==> flow/design.v <==
module ID_EX(
  input             clk_i,
  input      [1:0]  WB_i,
  input      [1:0]  MEM_i,
  input      [3:0]  EX_i,
  input      [31:0] Reg_data1_i,
  input      [31:0] Reg_data2_i,
  input      [4:0]  RsAddr_FW_i,
  input      [4:0]  RtAddr_FW_i,
  input      [4:0]  RtAddr_WB_i,
  input      [4:0]  RdAddr_WB_i,
  input      [31:0] immd_i,
  output reg [1:0]  WB_o,
  output reg [1:0]  MEM_o,
  output reg [31:0] Reg_data1_o,
  output reg [31:0] Reg_data2_o,
  output reg [31:0] immd_o,
  output reg        ALU_Src_o,
  output reg [1:0]  ALU_OP_o,
  output reg        Reg_Dst_o,
  output reg [4:0]  RsAddr_FW_o,
  output reg [4:0]  RtAddr_FW_o,
  output reg [4:0]  RtAddr_WB_o,
  output reg [4:0]  RdAddr_WB_o 
);
reg [31:0] ALUout, MemWriteData, immd;
reg [31:0] Reg_data1, Reg_data2;
reg [4:0] RsAddr_FW, RtAddr_FW, RtAddr_WB, RdAddr_WB;
reg [3:0] EX;
reg [1:0] WB, MEM;
always @(posedge clk_i) begin
	Reg_data1 <= Reg_data1_i;
	Reg_data2 <= Reg_data2_i;
	immd <= immd_i;
	RsAddr_FW <= RsAddr_FW_i;
	RtAddr_FW <= RtAddr_FW_i;
	RtAddr_WB <= RtAddr_WB_i;
	RdAddr_WB <= RdAddr_WB_i;
	EX <= EX_i;
	WB <= WB_i;
	MEM <= MEM_i;
end
always @(negedge clk_i) begin
	ALU_Src_o <= EX[3];
	ALU_OP_o <= EX[2:1];
	Reg_Dst_o <= EX[0];
	Reg_data1_o <= Reg_data1;
	Reg_data2_o <= Reg_data2;
	immd_o <= immd;
	RsAddr_FW_o <= RsAddr_FW;
	RtAddr_FW_o <= RtAddr_FW;
	RtAddr_WB_o <= RtAddr_WB;
	RdAddr_WB_o <= RdAddr_WB;
	WB_o <= WB;
	MEM_o <= MEM;
end
endmodule
Reports on ID_EX
Tool output for the design above, in the order of the flow. Lines are those of the file above, counted from 1. Operators: Yosys type, input widths -> output width; for muxes data width and select width s. Not given: -

Top: ID_EX. Clock: clk_i. Library: sky130hd. Library corner: tt_025C_1v80.

After elaboration
Counts by Yosys on the flattened word-level netlist (proc, flatten, opt, wreduce; memories kept). Register bits leave out memories and registers merged into their read ports (data or address); mux counts leave out enables and synchronous resets folded into registers. Print and check cells are left out. Cells with the same type and inputs are merged into one.

Under bits of input ports stands 125. Under bits in registers stands 248. Elaborated cells: 22. Under output and inout bits stands 124.

Depth
Longest topological path by Yosys (ltp), each cell counted once; first at word level (registers and memories cut), then after technology mapping (sequential cells cut; the memories' decode and read muxes count).

Under depth after elaboration stands 0. For ABC_AREA the number is 0. For gate-level depth with buffers the number is 1. Under gate-level depth less buffers stands 1.

Mapped cells and area
Source: synth_stat.txt of the flow (Yosys; design flattened, memories mapped). It holds for the ABC_AREA given above (unset counts as 0); a run with the other value may have another netlist.

The figure for area of sequential cells is 4964.8 µm². The entry for buffer cells reads 0. Under flip-flop cells stands 248. For mapped cells the number is 249. The entry for chip area (Yosys) reads 4968.5 µm².

Cells by type: sky130_fd_sc_hd__dfxtp_1 (number 248, total area 4.96E+03 µm²); sky130_fd_sc_hd__inv_1 (number 1, total area 3.754 µm²).

Lab notebook: ID_EX

Measured results for ID_EX: 2 stored runs of the Yosys and OpenROAD flow on sky130hd. The settings differ; the order carries no meaning. The constraints put input and output delay at 20% of the set period each and load the outputs with 0.01 pF. "total power of the final layout" is the tool's figure for a default switching activity; nothing was simulated.

Flow run 1 has these settings: period_ns 1.24; CORE_UTILIZATION 20; SETUP_SLACK_MARGIN 0.15; PLACE_DENSITY 0.71; CORE_ASPECT_RATIO 1.49; CORE_MARGIN 3; TNS_END_PERCENT 65; GPL_TIMING_DRIVEN 1; GPL_ROUTABILITY_DRIVEN 0; CTS_CLUSTER_DIAMETER 232; CAP_MARGIN 40; SLEW_MARGIN 15. The synthesis area stands at 4968.5 µm². The die area comes to 26808.1 µm². The measured standard-cell area after layout is 9293.9 µm². The final utilization is 0.384. The lowest setup slack stands at -0.633 ns. For the total negative setup slack the run shows -75.744 ns. The measured final worst hold slack is 0.173 ns. The measured total power of the final layout is 18.262 mW.

Flow run 2 has these settings: period_ns 2.09; CORE_UTILIZATION 27; PLACE_DENSITY_LB_ADDON 0.29; CELL_PAD_IN_SITES_GLOBAL_PLACEMENT 2; CTS_CLUSTER_DIAMETER 111; MAX_ROUTING_LAYER met5; CAP_MARGIN 20; CORE_MARGIN 2; SLEW_MARGIN 20. The synthesis area stands at 4968.5 µm². The die area comes to 19503.5 µm². The measured standard-cell area after layout is 8999.9 µm². The final utilization is 0.499. The lowest setup slack stands at -0.377 ns. For the total negative setup slack the run shows -43.319 ns. The measured final worst hold slack is 0.349 ns. The measured total power of the final layout is 11.105 mW.
